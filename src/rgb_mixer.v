==> flow/design.v <==
`default_nettype none
`timescale 1ns/1ns
module debounce #(
    parameter HIST_LEN = 8
)(
    input wire clk,
    input wire reset,
    input wire button,
    output reg debounced
);
    localparam on_value = 2 ** HIST_LEN - 1;
    reg [HIST_LEN-1:0] button_hist;
    always @(posedge clk) begin
        if(reset) begin
            button_hist <= 0;
            debounced <= 1'b0;
        end else begin
            button_hist <= {button_hist[HIST_LEN-2:0], button};
            if(button_hist == on_value)
                debounced <= 1'b1;
            else if(button_hist == {HIST_LEN{1'b0}})
                debounced <= 1'b0;
       end
    end
endmodule
`default_nettype none
`timescale 1ns/1ns
module encoder #(
    parameter WIDTH = 8,
    parameter INCREMENT = 1'b1
)(
    input clk,
    input reset,
    input a,
    input b,
    output reg [WIDTH-1:0] value
);
    reg old_a;
    reg old_b;
    always @(posedge clk) begin
        if(reset) begin
            old_a <= 0;
            old_b <= 0;
            value <= 0;
        end else begin
            old_a <= a;
            old_b <= b;
            case ({a,old_a,b,old_b})
                4'b1000: value <= value + INCREMENT;
                4'b0111: value <= value + INCREMENT;
                4'b0010: value <= value - INCREMENT;
                4'b1101: value <= value - INCREMENT;
                default: value <= value;
            endcase
        end
    end
endmodule
`default_nettype none
`timescale 1ns/1ns
module pwm #(
    parameter WIDTH = 8,
    parameter INVERT = 0
    ) (
    input wire clk,
    input wire reset,
    output reg out,
    input wire [WIDTH-1:0] level
    );
    reg [WIDTH-1:0] count;
    wire pwm_on = count < level;
    always @(posedge clk) begin
        if(reset)
            count <= 1'b0;
        else
            count <= count + 1'b1;
    end
    always @(posedge clk) begin
	if(reset)
            out <= 1'b0;
        else if(INVERT)
	    out <= ! pwm_on;
        else
            out <= pwm_on;
    end
endmodule
`default_nettype none
`timescale 1ns/1ns
module rgb_mixer (
    input clk,
    input reset_n,
    input enc0_a,
    input enc0_b,
    input enc1_a,
    input enc1_b,
    input enc2_a,
    input enc2_b,
    output pwm0_out,
    output pwm1_out,
    output pwm2_out
);
    wire enc0_a_db, enc0_b_db;
    wire enc1_a_db, enc1_b_db;
    wire enc2_a_db, enc2_b_db;
    wire [7:0] enc0, enc1, enc2;
    wire reset = ! reset_n;
    debounce #(.HIST_LEN(8)) debounce0_a(.clk(clk), .reset(reset), .button(enc0_a), .debounced(enc0_a_db));
    debounce #(.HIST_LEN(8)) debounce0_b(.clk(clk), .reset(reset), .button(enc0_b), .debounced(enc0_b_db));
    debounce #(.HIST_LEN(8)) debounce1_a(.clk(clk), .reset(reset), .button(enc1_a), .debounced(enc1_a_db));
    debounce #(.HIST_LEN(8)) debounce1_b(.clk(clk), .reset(reset), .button(enc1_b), .debounced(enc1_b_db));
    debounce #(.HIST_LEN(8)) debounce2_a(.clk(clk), .reset(reset), .button(enc2_a), .debounced(enc2_a_db));
    debounce #(.HIST_LEN(8)) debounce2_b(.clk(clk), .reset(reset), .button(enc2_b), .debounced(enc2_b_db));
    encoder #(.WIDTH(8)) encoder0(.clk(clk), .reset(reset), .a(enc0_a_db), .b(enc0_b_db), .value(enc0));
    encoder #(.WIDTH(8)) encoder1(.clk(clk), .reset(reset), .a(enc1_a_db), .b(enc1_b_db), .value(enc1));
    encoder #(.WIDTH(8)) encoder2(.clk(clk), .reset(reset), .a(enc2_a_db), .b(enc2_b_db), .value(enc2));
    pwm #(.WIDTH(8)) pwm0(.clk(clk), .reset(reset), .out(pwm0_out), .level(enc0));
    pwm #(.WIDTH(8)) pwm1(.clk(clk), .reset(reset), .out(pwm1_out), .level(enc1));
    pwm #(.WIDTH(8)) pwm2(.clk(clk), .reset(reset), .out(pwm2_out), .level(enc2));
endmodule
Tool chain data of rgb_mixer
What the tools print for rgb_mixer, step after step.
Line numbers count from 1 in the design file above.
Cell names lack the library's common part.
{"block": "inputs", "design": "rgb_mixer", "clk_port": "clk", "cell_library": "sky130hd", "corner": "tt_025C_1v80"}

After elaboration
Source: Yosys, flattened and elaborated, memories not mapped. Widths are those after wreduce. Registers that Yosys merges into a memory's read port (data or address) are not register bits. Print and check cells do not count. Equal cells are merged and count once.
{"block": "bits", "ff_bits": 111, "input_bits": 8, "output_inout_bits": 3, "elab_cells": 93}
{"block": "classes", "addsub": 9, "compare": 3, "n_eq": 18, "muxes": 15, "reduce_logical": 21}
{"block": "op_table", "cell": "8-bit by 1-bit adder with 8-bit output (second input constant)", "n": 6}
{"block": "op_table", "cell": "8-bit equality test (second input constant)", "n": 6}
{"block": "op_table", "cell": "8-bit zero test", "n": 6}
{"block": "op_table", "cell": "8-bit parallel mux with 2-bit select", "n": 3}
{"block": "op_table", "cell": "4-bit equality test (second input constant)", "n": 6}
{"block": "op_table", "cell": "8-bit by 1-bit subtractor with 8-bit output (second input constant)", "n": 3}
{"block": "op_table", "cell": "8-bit < comparator", "n": 3}
{"block": "op_table", "cell": "2-bit nonzero test", "n": 9}
{"block": "op_table", "cell": "2-bit OR reduction", "n": 6}
{"block": "op_table", "cell": "4-bit by 2-bit equality test with 1-bit output (second input constant)", "n": 3}
{"block": "op_table", "cell": "4-bit by 3-bit equality test with 1-bit output (second input constant)", "n": 3}
{"block": "op_table", "cell": "1-bit 2-to-1 mux", "n": 12}

Depth
Yosys ltp: most cells in a row. Word level: on the elaborated netlist, between registers, memories and ports. Mapped: between sequential cells and ports; inverters and the memories' decode and read muxes count.
{"block": "depth", "ltp_word": 3, "ABC_AREA": 0, "ltp_mapped": 9, "mapped_depth_nobuf": 9}

Synthesis result
The flow's flattened synthesis, as Yosys stat reports it; memories are mapped. The netlist is that of the ABC_AREA named above (0 if unset); the other value can give another one.
The area totals of this step are shown rounded.
{"block": "by_type", "type": "dfxtp_1", "n": 111, "type_area_um2": 2.22E+03}
{"block": "by_type", "type": "ha_1", "n": 43, "type_area_um2": 538.016}
{"block": "by_type", "type": "and2_1", "n": 74, "type_area_um2": 462.944}
{"block": "by_type", "type": "xnor2_1", "n": 24, "type_area_um2": 210.202}
{"block": "by_type", "type": "nand2_1", "n": 46, "type_area_um2": 172.666}
{"block": "by_type", "type": "inv_1", "n": 33, "type_area_um2": 123.869}
{"block": "by_type", "type": "mux2i_1", "n": 10, "type_area_um2": 100.096}
{"block": "by_type", "type": "nand3_1", "n": 20, "type_area_um2": 100.096}
{"block": "by_type", "type": "o21ai_1", "n": 20, "type_area_um2": 100.096}
{"block": "by_type", "type": "a21oi_1", "n": 19, "type_area_um2": 95.091}
{"block": "by_type", "type": "nor2b_1", "n": 14, "type_area_um2": 87.584}
{"block": "by_type", "type": "xor2_1", "n": 10, "type_area_um2": 87.584}
{"block": "by_type", "type": "a21o_1", "n": 11, "type_area_um2": 82.579}
{"block": "by_type", "type": "nand2b_1", "n": 11, "type_area_um2": 68.816}
{"block": "by_type", "type": "nand4_1", "n": 11, "type_area_um2": 68.816}
{"block": "by_type", "type": "fa_1", "n": 3, "type_area_um2": 60.058}
{"block": "by_type", "type": "nand4b_1", "n": 6, "type_area_um2": 52.55}
{"block": "by_type", "type": "or4_1", "n": 6, "type_area_um2": 45.043}
Not listed: further types 28, cells in them 75.
{"block": "synth_totals", "cells": 547, "mapped_area_um2": 5180, "sequential_area_um2": 2220, "ffs": 111, "buffers": 16}
The figures by module come from a second, unflattened synthesis with its own total; it is not the netlist above.
{"block": "hier_totals", "hier_cells": 526, "hier_area_um2": 5330}
Rows give one instance, submodules left out.
{"block": "modules", "module": "encoder (WIDTH=8)", "instances": 3, "n_cells": 71, "mod_area_um2": 657, "seq_area_um2": 200}
{"block": "modules", "module": "debounce (HIST_LEN=8)", "instances": 6, "n_cells": 24, "mod_area_um2": 309, "seq_area_um2": 180}
{"block": "modules", "module": "pwm (WIDTH=8)", "instances": 3, "n_cells": 56, "mod_area_um2": 499, "seq_area_um2": 180}
{"block": "modules", "module": "rgb_mixer", "instances": 1, "n_cells": 1, "mod_area_um2": 3.8, "seq_area_um2": 0.0}

Path before layout
OpenSTA on the mapped netlist: ideal clock, no wires. The path of least setup slack (recovery checks aside). Input and output delay are each 20% of the period. Register names are those of the netlist, which keeps one name where synthesis merged equal registers.
{"block": "synth_path", "path_type": "register to register", "from": "reg encoder0.old_b", "to": "reg encoder0.value[7]", "tclk_ns": 4.11, "setup_ns": 0.118, "t_first_pin_ns": 0.000, "arrival_ns": 2.203, "required_ns": 3.992, "path_slack_ns": 1.789, "path_delay_ns": 2.321, "path_stages": 9, "n_path_buf": 0, "synth_period_reached_ns": 2.321}
"path_delay_ns" = arrival - input delay + setup time.
"path_stages": output pins that drive a net of the path, with the launching flip-flop's if there is one; two outputs of one cell count as two.
"synth_period_reached_ns" = period - worst setup slack (recovery checks aside). The figure is calculated, with input and output delays left at 20% of the set period.
The rows between start and end are the longest chain of elaborated cells between them; the timing report does not say that the signal goes this way. Where chains are equally long, one stands for them.
Each line given opens the expression or statement behind the cell; cells for indexed reads and writes are added by Yosys, which also makes memories of some case tables.
A register here has more assigning lines than the two given.
{"block": "synth_via", "cell_sequence": "dfxtp_1 -> or2_1 -> o22ai_2 -> ha_1 -> a211oi_2 -> o31ai_2 -> a211oi_1 -> mux2_1 -> mux2i_1", "elab_chain_cells": 3, "cone_cells": 8, "lines_between": 1, "classes_between": "eq/ne: 4; mux: 1; reduce/logical: 3"}
{"block": "synth_lines", "element": "start: declaration", "line": 39, "rtl": "reg old_b;"}
{"block": "synth_lines", "element": "start: assignment", "line": 43, "rtl": "old_b <= 0;"}
{"block": "synth_lines", "element": "start: assignment", "line": 47, "rtl": "old_b <= b;"}
{"block": "synth_lines", "element": "4-bit by 2-bit equality test with 1-bit output", "line": 48, "rtl": "case ({a,old_a,b,old_b})"}
{"block": "synth_lines", "element": "2-bit OR reduction"}
{"block": "synth_lines", "element": "8-bit parallel mux with 2-bit select", "line": 48}
{"block": "synth_lines", "element": "end: assignment", "line": 49, "rtl": "4'b1000: value <= value + INCREMENT;"}
{"block": "synth_lines", "element": "end: assignment", "line": 50, "rtl": "4'b0111: value <= value + INCREMENT;"}
{"block": "synth_lines", "element": "end: declaration", "line": 36, "rtl": "output reg [WIDTH-1:0] value"}

Timing after layout
From the final timing report of run A: the path of least setup slack in the routed layout; clock arrival at registers is part of the times.
{"block": "layout_path", "path_type": "register to register", "from": "reg encoder0.old_b", "to": "reg encoder0.value[7]", "tclk_ns": 3.97, "setup_ns": 0.10, "t_first_pin_ns": 0.37, "arrival_ns": 2.90, "required_ns": 4.24, "path_slack_ns": 1.33, "path_stages": 9, "n_path_buf": 0}
The rows between start and end are the longest chain of elaborated cells between them; the timing report does not say that the signal goes this way. Where chains are equally long, one stands for them.
A register here has more assigning lines than the two given.
{"block": "layout_via", "cell_sequence": "dfxtp_1 -> or2_1 -> o22ai_2 -> ha_1 -> a211oi_2 -> o31ai_2 -> a211oi_1 -> mux2_1 -> mux2i_1", "elab_chain_cells": 3, "cone_cells": 8, "lines_between": 1, "classes_between": "eq/ne: 4; mux: 1; reduce/logical: 3"}
{"block": "layout_lines", "element": "start: declaration", "line": 39, "rtl": "reg old_b;"}
{"block": "layout_lines", "element": "start: assignment", "line": 43, "rtl": "old_b <= 0;"}
{"block": "layout_lines", "element": "start: assignment", "line": 47, "rtl": "old_b <= b;"}
{"block": "layout_lines", "element": "4-bit by 2-bit equality test with 1-bit output", "line": 48, "rtl": "case ({a,old_a,b,old_b})"}
{"block": "layout_lines", "element": "2-bit OR reduction"}
{"block": "layout_lines", "element": "8-bit parallel mux with 2-bit select", "line": 48}
{"block": "layout_lines", "element": "end: assignment", "line": 49, "rtl": "4'b1000: value <= value + INCREMENT;"}
{"block": "layout_lines", "element": "end: assignment", "line": 50, "rtl": "4'b0111: value <= value + INCREMENT;"}
{"block": "layout_lines", "element": "end: declaration", "line": 36, "rtl": "output reg [WIDTH-1:0] value"}

Top module rgb_mixer; platform sky130hd; tools Yosys and OpenROAD; 2 stored runs in no particular order. Input and output delays are each 20% of the period that was set; the output load is 0.01 pF.
"clock_period_reached_ns": clock period set for the run, less the worst setup slack. It is reckoned from that one timing run; input and output delays stay at 20% of the period that was set.
"worst_path_ns": the worst setup path's part of the clock period (all of it between registers, 20% less for each end at a port) less its slack. A launch clock that arrives late makes it longer, a capture clock that arrives late makes it shorter.
"power.total_uw": no workload was simulated; the value follows from the tool's default switching activity.
Measured values are rounded.

{"run": "run A", "settings": { "period_ns": 3.97, "CORE_UTILIZATION": 60, "SETUP_SLACK_MARGIN": -0.01, "CORE_ASPECT_RATIO": 0.87, "CELL_PAD_IN_SITES_DETAIL_PLACEMENT": 0, "GPL_TIMING_DRIVEN": 0, "GPL_ROUTABILITY_DRIVEN": 1, "CTS_CLUSTER_SIZE": 34, "CAP_MARGIN": 0, "MIN_ROUTING_LAYER": "met2", "CORE_MARGIN": 2, "SLEW_MARGIN": 20 }, "results": { "worst_hold_slack_ns": 0.456, "yosys.chip_area_um2": 5180, "fin_util_pct": 67.5, "power.total_uw": 1980, "worst_path_ns": 2.64, "worstPathKind": "register to register", "dieArea_um2": 9390, "post_route_stdcell_area_um2": 5630, "clock_period_reached_ns": 2.637, "setupTns_ns": 0.000, "fin_ws_ns": 1.33 }}
{"run": "run B", "settings": { "period_ns": 2.33, "CORE_UTILIZATION": 36, "SETUP_SLACK_MARGIN": 0.2, "PLACE_DENSITY_LB_ADDON": 0.28, "CORE_MARGIN": 8, "CELL_PAD_IN_SITES_GLOBAL_PLACEMENT": 3, "CELL_PAD_IN_SITES_DETAIL_PLACEMENT": 2, "CTS_CLUSTER_SIZE": 11, "MAX_ROUTING_LAYER": "met5", "CAP_MARGIN": 20, "SLEW_MARGIN": 20 }, "results": { "fin_ws_ns": 0.105, "fin_util_pct": 44.9, "worst_path_ns": 2.22, "worstPathKind": "register to register", "yosys.chip_area_um2": 5180, "clock_period_reached_ns": 2.225, "power.total_uw": 3650, "post_route_stdcell_area_um2": 6420, "setupTns_ns": 0.000, "worst_hold_slack_ns": 0.444, "dieArea_um2": 18500 }}
